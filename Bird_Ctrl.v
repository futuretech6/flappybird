==> flow/design.v <==
`timescale 1ns / 1ps
module Bird_Ctrl(
    input clk_ms, up_button,
    input [1:0] state,
    input [9:0] pip1_X,
    input [8:0] pip1_Y,
    output isDead,
    output reg [12:0] V_pos
    );
    parameter initialVelocity = 9;   
    parameter acceleration    = 1;    
    parameter H_pos       = 320;
    parameter slot_width  = 60;
    parameter slot_height = 100;
    parameter land_height = 100;
    parameter bird_Xwidth = 34;
    parameter bird_Ywidth = 24;
    reg [12:0] time_from = 0;        
    reg [5:0] velocity = 0;          
    reg velocityDire = 0;            
    reg [3:0] angle;
    reg [1:0] button_state = 2'b00;
    reg [8:0] V_pos_tmp = 0;
    assign isDead = state && (V_pos < land_height || H_pos - 2 > pip1_X - slot_width + 1 && H_pos - bird_Xwidth + 4 < pip1_X && (V_pos + bird_Ywidth - 2 > pip1_Y || V_pos + 2 < pip1_Y - slot_height));
    always @(posedge clk_ms) begin
        button_state[1] = button_state[0];
        button_state[0] = up_button;
        case(state)
            0: begin
                V_pos  = 240;
                velocity = 0;
                velocityDire = 0;
            end
            1: begin
                if(button_state == 2'b01) begin
                    velocity = initialVelocity;
                    velocityDire = 1;
                end
                if(velocity == 0 && velocityDire == 1)
                    velocityDire = 0;
                velocity = velocityDire ? velocity - acceleration : velocity + acceleration;
                V_pos_tmp = velocityDire ? V_pos + velocity : V_pos - velocity;
                V_pos = V_pos_tmp < land_height ? land_height - 1 : V_pos_tmp;
            end
            2: begin   
                velocity = velocityDire ? 0 : velocity + acceleration * 2;
                velocityDire = 0;
                V_pos_tmp = V_pos - velocity;
                V_pos = V_pos_tmp < land_height ? land_height - 1 : V_pos_tmp;
            end
            default: ;
        endcase
    end
endmodule
# == Step by step through the tools: Bird_Ctrl ==
# The steps from the RTL of Bird_Ctrl to its reports follow in flow order.
# Line numbers count from 1 in the design file above.
# Operators carry their Yosys type and port widths (W data, S select, Z words).
# Library cell names are shortened.
# A cell with -- has no value.
# inputs
top_module,Bird_Ctrl
clock,clk_ms
library,sky130hd
lib_corner,tt_025C_1v80

# == Word level ==
# Source: Yosys, flattened and elaborated, memories not mapped. Widths are those after wreduce. Registers that Yosys merges into a memory's read port (data or address) are not register bits. Print and check cells do not count. Equal cells are merged and count once.
# word_totals
input_bits,23
elab_cells,51
romBits,0
mem_count,0
clocked_rd_ports_x_width,0
ramBits,0
regBits,21
output_inout_bits,14
latchBits,0
# classes
reduce_logical,11
n_mul,0
n_shift,0
eq_ne,3
n_mux,14
logic,0
n_addsub,12
n_cmp,7
div,0
# op_table
operator,count
$pmux W13 S3,1
$lt A14 B32 Y1,1
$gt A32 B9 Y1,1
$gt A9 B32 Y1 const A,1
$mux W9,3
$mux W6,4
$sub A9 B6 Y9,2
$lt A9 B7 Y1 const B,2
$pmux W6 S3,1
$sub A14 B2 Y15 const B,1
$add A13 B2 Y14 const B,1
$add A13 B5 Y14 const B,1
$lt A13 B7 Y1 const B,1
$add A11 B2 Y12 const B,1
$sub A10 B6 Y11 const B,1
$lt A9 B10 Y1 const A,1
$sub A9 B7 Y10 const B,1
$add A9 B6 Y9,1
$add A6 B1 Y6 const B,1
$sub A6 B1 Y6 const B,1
$add A6 B2 Y6 const B,1
$logic_not A6 Y1,1
$eq A2 B1 Y1 const B,2
$mux W1,4
$logic_and A1 B1 Y1,3
$reduce_bool A3 Y1,1
$logic_or A1 B1 Y1,2
$logic_and A2 B1 Y1,1
# Other operator kinds: 5; their cells: 5.

# == Logic depth ==
# Yosys ltp: most cells in a row. Word level: on the elaborated netlist, between registers, memories and ports. Mapped: between sequential cells and ports; inverters and the memories' decode and read muxes count.
# logic_depth
ltp_word,13
ABC_AREA,0
mapped_depth,23

# == After synthesis ==
# The flow's flattened synthesis, as Yosys stat reports it; memories are mapped. The netlist is that of the ABC_AREA named above (0 if unset); the other value can give another one.
# Totals and module areas in this step are rounded.
# types
type,count,type_area_um2
ha_1,43,538.016
edfxtp_1,16,480.461
xnor2_1,28,245.235
xor2_1,16,140.134
nor2_1,34,127.622
inv_1,32,120.115
nand3_1,22,110.106
nand2_1,26,97.594
a21oi_1,16,80.077
nand2b_1,10,62.56
nor3_1,12,60.058
o21ai_0,11,55.053
o21a_1,7,52.55
nand4_1,8,50.048
clkbuf_1,13,48.797
nand4b_1,5,43.792
nor2b_1,7,43.792
a221o_1,4,40.038
# Other cell types: 42; their cells: 84.
# synth_totals
ffs,17
synth_area_mm2,0.003088
mapped_cells,394
n_buf,20
seq_area_mm2,0.0005005

# == Timing after synthesis ==
# OpenSTA on the mapped netlist: ideal clock, no wires. The path of least setup slack (recovery checks aside). Input and output delay are each 20% of the period. Register names are those of the netlist, which keeps one name where synthesis merged equal registers.
# synth_path
path_kind,input-to-reg
startpoint,in up_button
endpoint,reg V_pos[0]
arrival_time_ps,5059
launch_ps,1200
path_buffers,1
slack_ps,681
t_required_ps,5739
path_stages,23
path_delay_ps,4120
tclk_ps,6000
synth_period_reached_ps,5319
# "path_delay_ps" = arrival - input delay + setup time.
# "path_stages": output pins that drive a net of the path, with the launching flip-flop's if there is one; two outputs of one cell count as two.
# "synth_period_reached_ps" = period - worst setup slack (recovery checks aside). The figure is calculated, with input and output delays left at 20% of the set period.
# Between the ends stands the longest chain of elaborated cells between them, by number of cells; it is not shown to be the way that was timed. Of several equally long chains one is given.
# A line is the first line of the expression or statement that the cell stems from. Yosys adds cells for indexed reads and writes and turns some case tables into memories.
# At most two assigning lines are given for a register; there are more.
# synth_via
cell_sequence,nor2b_1 > buf_2 > nor3_2 > nand2_1 > nand2_1 > nand2_1 > xnor2_1 > ha_1 > a211oi_1 > a31oi_1 > a221oi_1 > nor3b_1 > a31oi_1 > xnor2_1 > ha_1 > nand3_1 > o211ai_1 > o41ai_1 > xnor2_1 > inv_1 > o211ai_1 > nand2_2 > a221o_1
elab_chain_len,13
# synth_lines
element,line,text
from (decl),3,"input clk_ms, up_button,"
$eq A2 B1 Y1,35,if(button_state == 2'b01) begin
$mux W6,35,
$mux W6,28,case(state)
$logic_not A6 Y1,39,if(velocity == 0 && velocityDire == 1)
$logic_and A1 B1 Y1,39,
$mux W1,39,
$mux W1,28,
$mux W6,41,velocity = velocityDire ? velocity - acceleration : velocity + acceleration;
$sub A9 B6 Y9,42,V_pos_tmp = velocityDire ? V_pos + velocity : V_pos - velocity;
$mux W9,42,
$lt A9 B7 Y1,43,V_pos = V_pos_tmp < land_height ? land_height - 1 : V_pos_tmp;
$mux W9,43,
$pmux W13 S3,28,
to (assign),43,
to (assign),49,V_pos = V_pos_tmp < land_height ? land_height - 1 : V_pos_tmp;
to (decl),8,output reg [12:0] V_pos

# == Path in the finished layout ==
# From the final timing report of flow run 1: the path of least setup slack in the routed layout; clock arrival at registers is part of the times.
# The path's times are printed in steps of 10 ps; the period is the one set.
# layout_path
path_kind,input-to-reg
startpoint,in up_button
endpoint,reg V_pos[0]
slack_ps,1520
arrival_time_ps,6700
path_buffers,1
tclk_ps,8200
t_required_ps,8210
path_stages,23
launch_ps,1640
# Between the ends stands the longest chain of elaborated cells between them, by number of cells; it is not shown to be the way that was timed. Of several equally long chains one is given.
# At most two assigning lines are given for a register; there are more.
# layout_via
cell_sequence,clkdlybuf4s50_1 > nor2b_1 > nor3_2 > nand2_1 > nand2_1 > nand2_1 > xnor2_1 > ha_1 > a211oi_1 > a31oi_1 > a221oi_1 > nor3b_1 > a31oi_1 > xnor2_1 > ha_1 > nand3_1 > o211ai_1 > o41ai_1 > xnor2_1 > inv_1 > o211ai_1 > nand2_2 > a221o_1
elab_chain_len,13
# layout_lines
element,line,text
from (decl),3,"input clk_ms, up_button,"
$eq A2 B1 Y1,35,if(button_state == 2'b01) begin
$mux W6,35,
$mux W6,28,case(state)
$logic_not A6 Y1,39,if(velocity == 0 && velocityDire == 1)
$logic_and A1 B1 Y1,39,
$mux W1,39,
$mux W1,28,
$mux W6,41,velocity = velocityDire ? velocity - acceleration : velocity + acceleration;
$sub A9 B6 Y9,42,V_pos_tmp = velocityDire ? V_pos + velocity : V_pos - velocity;
$mux W9,42,
$lt A9 B7 Y1,43,V_pos = V_pos_tmp < land_height ? land_height - 1 : V_pos_tmp;
$mux W9,43,
$pmux W13 S3,28,
to (assign),43,
to (assign),49,V_pos = V_pos_tmp < land_height ? land_height - 1 : V_pos_tmp;
to (decl),8,output reg [12:0] V_pos

# Measured data: module Bird_Ctrl, platform sky130hd, 2 stored runs of the flow under differing settings, order arbitrary. Input and output delays are each 20% of the period that was set; the output load is 0.01 pF.
# "achievedPeriod_ps": clock period set for the run, less the worst setup slack. It is reckoned from that one timing run; input and output delays stay at 20% of the period that was set.
# "worst_path_time_ps" means the part of the period allowed to the worst setup path (the constraints hold back 20% at inputs and 20% at outputs) less its slack; where the path has registers, the arrival times of their clocks count too.
# "power_total_mw" is the tool's figure for a default switching activity; nothing was simulated.
# "worst_path_time_ps" is given in steps of 10 ps.
# Results are given in rounded form.
# A setting shown as -- is not set for that run.
setting or result,flow run 1,flow run 2
period_ns,8.2,6.33
CORE_UTILIZATION,36,36
CORE_ASPECT_RATIO,1.27,0.53
CELL_PAD_IN_SITES_GLOBAL_PLACEMENT,1,3
CELL_PAD_IN_SITES_DETAIL_PLACEMENT,2,--
ABC_AREA,0,1
GPL_ROUTABILITY_DRIVEN,1,1
CTS_CLUSTER_SIZE,54,78
CTS_CLUSTER_DIAMETER,126,37
CAP_MARGIN,5,30
CORE_MARGIN,2,2
SLEW_MARGIN,20,10
PLACE_DENSITY_LB_ADDON,--,0.11
TNS_END_PERCENT,--,25
MIN_ROUTING_LAYER,--,met2
MAX_ROUTING_LAYER,--,met5
post_synth_area_mm2,0.003088,0.003105
total_die_area_mm2,0.00934,0.009423
stdcell_area_mm2,0.003496,0.003596
utilization_pct,41.3,43.4
worstSetupSlack_ps,1517,728
tns_setup_ps,0,0
worst_hold_slack_ps,799,767
power_total_mw,0.8734,1.274
achievedPeriod_ps,6683,5602
worst_path_time_ps,5040,4340
path_kind,input-to-reg,input-to-reg
