==> flow/design.v <==
`timescale 1ns / 1ps
module Pipe_Generator(
    input clk_2ms,
    input [1:0] state,
    output reg [9:0] pip_X,   
    output reg [8:0] pip_Y,   
    output reg [7:0] score
    );
    parameter slot_width   = 60;
    parameter slot_height  = 100;
    parameter bird_HPos    = 320;
    parameter bird_Xwidth  = 34;
    parameter rand0 = 281;   
    parameter rand1 = 307;
    parameter rand2 = 374;
    parameter rand3 = 340;
    parameter rand4 = 409;
    parameter rand5 = 364;
    parameter rand6 = 318;
    parameter rand7 = 398;
    parameter rand8 = 402;
    parameter rand9 = 304;
    parameter rand10 = 345;
    parameter rand11 = 385;
    parameter rand12 = 321;
    parameter rand13 = 267;
    parameter rand14 = 401;
    parameter rand15 = 331;
    reg [3:0] rand_state = 0;
    always @(posedge clk_2ms) begin
        case(state)
            0: begin
                    pip_X <= 0;
                    score <= 0;
            end
            1: begin
                if(pip_X == bird_HPos - bird_Xwidth)
                    score <= score + 1;
                if(pip_X == 0) begin
                    pip_X <= 639 + slot_width + 24;   
                    case(rand_state)
                        0: pip_Y <= rand0;
                        1: pip_Y <= rand1;
                        2: pip_Y <= rand2;
                        3: pip_Y <= rand3;
                        4: pip_Y <= rand4;
                        5: pip_Y <= rand5;
                        6: pip_Y <= rand6;
                        7: pip_Y <= rand7;
                        8: pip_Y <= rand8;
                        9: pip_Y <= rand9;
                        10: pip_Y <= rand10;
                        11: pip_Y <= rand11;
                        12: pip_Y <= rand12;
                        13: pip_Y <= rand13;
                        14: pip_Y <= rand14;
                        15: pip_Y <= rand15;
                        default: ;
                    endcase
                    rand_state <= (& rand_state) ? 0 : rand_state + 1;
                end
                else
                    pip_X <= pip_X - 1;
            end
            default:begin
                pip_X <= pip_X; pip_Y <= pip_Y;
            end
        endcase
    end
endmodule
======== From RTL to reports: Pipe_Generator ========
The steps from the RTL of Pipe_Generator to its reports follow in flow order.
Lines are those of the file above, counted from 1.
The mark -- stands for no value.
set-up
  top module .............................. Pipe_Generator
  clock ................................... clk_2ms
  library ................................. sky130hd
  library corner .......................... tt_025C_1v80

======== Word level ========
Counts by Yosys on the flattened word-level netlist (proc, flatten, opt, wreduce; memories kept). Register bits leave out memories and registers merged into their read ports (data or address). Print and check cells are left out. Cells with the same type and inputs are merged into one.
Yosys's memory passes give these memory sizes; they may raise the number of words (mostly to a power of two), join words into wider ones and drop unused or constant bits.
operators by class
  add/subtract/negate cells ............... 3
  equality and inequality tests ........... 3
  reductions and logical operators ........ 6
  multiplexer cells ....................... 4
operators by type and width
  kind                                                                   count
  10-bit case mux with 2-bit select                                      1
  8-bit case mux with 2-bit select                                       1
  10-bit by 1-bit subtractor with 10-bit output (second input constant)  1
  10-bit by 9-bit == test with 1-bit output (second input constant)      1
  10-bit logical NOT                                                     1
  10-bit two-way mux                                                     1
  8-bit by 1-bit adder with 8-bit output (second input constant)         1
  8-bit two-way mux                                                      1
  2-bit AND reduction                                                    2
  4-bit by 1-bit adder with 4-bit output (second input constant)         1
  4-bit AND reduction                                                    1
  2-bit by 1-bit == test with 1-bit output (second input constant)       1
  2-bit inequality test (second input constant)                          1
  2-bit logical NOT                                                      1
  2-bit nonzero test                                                     1
bit counts
  memory cells ............................ 1
  bits in read-only memories .............. 128
  register bits ........................... 31
  word width x clocked read ports ......... 8
  output and inout port bits .............. 27
memory list
  name              depth  width  read ports  write ports  RTL line  RTL
  (name not given)  16     8      1           0            41        case(rand_state)

======== Longest topological paths ========
Yosys ltp: most cells in a row. Word level: on the elaborated netlist, between registers, memories and ports. Mapped: between sequential cells and ports; inverters and the memories' decode and read muxes count.
depth
  depth in word-level cells ............... 3
  ABC_AREA ................................ 0
  gate-level depth with buffers ........... 6
  mapped depth without buffers ............ 5

======== Netlist ========
The flow's flattened synthesis, as Yosys stat reports it; memories are mapped. The netlist is that of the ABC_AREA named above (0 if unset); the other value can give another one.
Totals and module areas in this step are rounded.
mapped netlist
  mapped flip-flops ....................... 30
  cell area after synthesis ............... 1623 sq um
  standard cells after synthesis .......... 138
cell types
  type                       count  area in all (sq um)
  sky130_fd_sc_hd__edfxtp_1  30     900.864
  sky130_fd_sc_hd__ha_1      8      100.096
  sky130_fd_sc_hd__a21oi_1   11     55.053
  sky130_fd_sc_hd__mux4_2    2      45.043
  sky130_fd_sc_hd__nor3_1    8      40.038
  sky130_fd_sc_hd__o21ai_0   8      40.038
  sky130_fd_sc_hd__o31ai_1   5      37.536
  sky130_fd_sc_hd__inv_1     8      30.029
  sky130_fd_sc_hd__nor2_1    8      30.029
  sky130_fd_sc_hd__xnor2_1   3      26.275
  sky130_fd_sc_hd__xor2_1    3      26.275
  sky130_fd_sc_hd__a31oi_1   4      25.024
  sky130_fd_sc_hd__or3_1     4      25.024
  sky130_fd_sc_hd__a211oi_1  3      22.522
  sky130_fd_sc_hd__or3_4     2      22.522
  sky130_fd_sc_hd__or4_1     3      22.522
  sky130_fd_sc_hd__nand2_1   5      18.768
  sky130_fd_sc_hd__clkbuf_1  4      15.014
Other cell types: 16; their cells: 19.

======== Timing after synthesis ========
Source: OpenSTA report_checks on the synthesized netlist (no wires, ideal clock, input and output delay 20% of the period each), path of least setup slack; recovery checks are left aside. Register names are those of the netlist, which keeps one name where synthesis merged equal registers.
timing post-synthesis
  kind .................................... register to register
  start ................................... register pip_X[0]
  end ..................................... register pip_Y[0]
  stages .................................. 7
  path delay .............................. 2.651 ns
  launch time at the first pin ............ 0.000 ns
  period .................................. 2.93 ns
  data arrival time ....................... 2.271 ns
  path slack .............................. 0.278 ns
  buffers on the path ..................... 1
  synthesis period reached ................ 2.652 ns
"path delay" is the arrival time less input delay plus setup time.
"stages" counts driving pins, that of a launching flip-flop among them; a cell with two outputs on the path counts twice.
"synthesis period reached" is the clock period less the worst setup slack; recovery checks do not enter. This is arithmetic on one report: input and output delays are still those of the set period (20% each).
The rows between start and end are the longest chain of elaborated cells between them; the timing report does not say that the signal goes this way. Where chains are equally long, one stands for them.
Each line given opens the expression or statement behind the cell; cells for indexed reads and writes are added by Yosys, which also makes memories of some case tables.
A register here has more assigning lines than the two given.
on the way, post-synthesis
  path through ............................ sky130_fd_sc_hd__edfxtp_1 -> sky130_fd_sc_hd__clkbuf_2 -> sky130_fd_sc_hd__inv_1 -> sky130_fd_sc_hd__ha_1 -> sky130_fd_sc_hd__or4b_4 -> sky130_fd_sc_hd__or3_4 -> sky130_fd_sc_hd__nor2_1
  cells in the longest elaborated chain ... 2
  elaborated cells on any way between the ends .. 2
  RTL lines with such cells ............... 1
  those cells by class .................... reduce/logical (2)
RTL lines, path post-synthesis
  item                 RTL line  RTL
  start, declared      5         output reg [9:0] pip_X,
  start, assigned      40        pip_X <= 639 + slot_width + 24;
  start, assigned      63        pip_X <= pip_X - 1;
  10-bit logical NOT   39        if(pip_X == 0) begin
  2-bit AND reduction  --
  end, assigned        42        0: pip_Y <= rand0;
  end, assigned        43        1: pip_Y <= rand1;
  end, declared        6         output reg [8:0] pip_Y,

======== Timing after layout ========
Path of least setup slack in the final report of flow run A (OpenROAD, finished layout, wires in). Where an end is a register, its clock arrival counts in the times.
timing post-layout
  kind .................................... register to register
  start ................................... register pip_X[0]
  end ..................................... register pip_Y[6]
  buffers on the path ..................... 1
  stages .................................. 7
  data arrival time ....................... 2.00 ns
  path slack .............................. -0.02 ns
  launch time at the first pin ............ 0.28 ns
  period .................................. 1.98 ns
The rows between start and end are the longest chain of elaborated cells between them; the timing report does not say that the signal goes this way. Where chains are equally long, one stands for them.
A register here has more assigning lines than the two given.
on the way, post-layout
  path through ............................ sky130_fd_sc_hd__edfxtp_1 -> sky130_fd_sc_hd__inv_4 -> sky130_fd_sc_hd__ha_4 -> sky130_fd_sc_hd__or4b_4 -> sky130_fd_sc_hd__or3_4 -> sky130_fd_sc_hd__nor2_4 -> sky130_fd_sc_hd__buf_12
  cells in the longest elaborated chain ... 2
  elaborated cells on any way between the ends .. 2
  RTL lines with such cells ............... 1
  those cells by class .................... reduce/logical (2)
RTL lines, path post-layout
  item                 RTL line  RTL
  start, declared      5         output reg [9:0] pip_X,
  start, assigned      40        pip_X <= 639 + slot_width + 24;
  start, assigned      63        pip_X <= pip_X - 1;
  10-bit logical NOT   39        if(pip_X == 0) begin
  2-bit AND reduction  --
  end, assigned        42        0: pip_Y <= rand0;
  end, assigned        43        1: pip_Y <= rand1;
  end, declared        6         output reg [8:0] pip_Y,

Record of 2 stored runs of the RTL-to-layout flow on Pipe_Generator, platform sky130hd. The runs are unordered. Constraints: input delay and output delay 20% of the set period each, output load 0.01 pF.
"clock period achieved" = clock period - worst setup slack. The figure is calculated, with input and output delays left at 20% of the set period.
"time on the worst setup path" is the time allowed to the run's worst setup path (the clock period less input and output delay, where it has them) less its slack. Clock arrival times count: a late capture clock shortens it, a late launch clock lengthens it.
"power consumption" rests on the timing tool's default activity at the inputs, not on a simulated workload.
The results are shown rounded.

---- flow run A ----
settings
  period_ns = 1.98
  CAP_MARGIN = 20
  CORE_MARGIN = 2
  CORE_UTILIZATION = 40
  SLEW_MARGIN = 20
results
  total negative slack on setup checks .... -0.197 ns
  setup slack of the critical path ........ -0.018 ns
  lowest hold slack ....................... 0.622 ns
  clock period achieved ................... 1.998 ns
  area inside the die boundary ............ 4583 sq um
  utilization of the finished layout ...... 56.9 %
  power consumption ....................... 1502 uW
  Yosys chip area after synthesis ......... 1623 sq um
  time on the worst setup path ............ 2.00 ns
  critical path type ...................... register to register
  standard-cell area after routing ........ 2243 sq um

---- flow run B ----
settings
  period_ns = 3.48
  CORE_UTILIZATION = 26
  CORE_ASPECT_RATIO = 0.7
  TNS_END_PERCENT = 5
  GPL_TIMING_DRIVEN = 0
  GPL_ROUTABILITY_DRIVEN = 1
  CTS_CLUSTER_DIAMETER = 396
  CAP_MARGIN = 15
  MIN_ROUTING_LAYER = met1
  CORE_MARGIN = 2
  SLEW_MARGIN = 20
results
  total negative slack on setup checks .... 0.000 ns
  setup slack of the critical path ........ 0.345 ns
  lowest hold slack ....................... 0.631 ns
  clock period achieved ................... 3.135 ns
  area inside the die boundary ............ 6900 sq um
  utilization of the finished layout ...... 33.9 %
  power consumption ....................... 756.3 uW
  Yosys chip area after synthesis ......... 1623 sq um
  time on the worst setup path ............ 2.44 ns
  critical path type ...................... input to register
  standard-cell area after routing ........ 2077 sq um
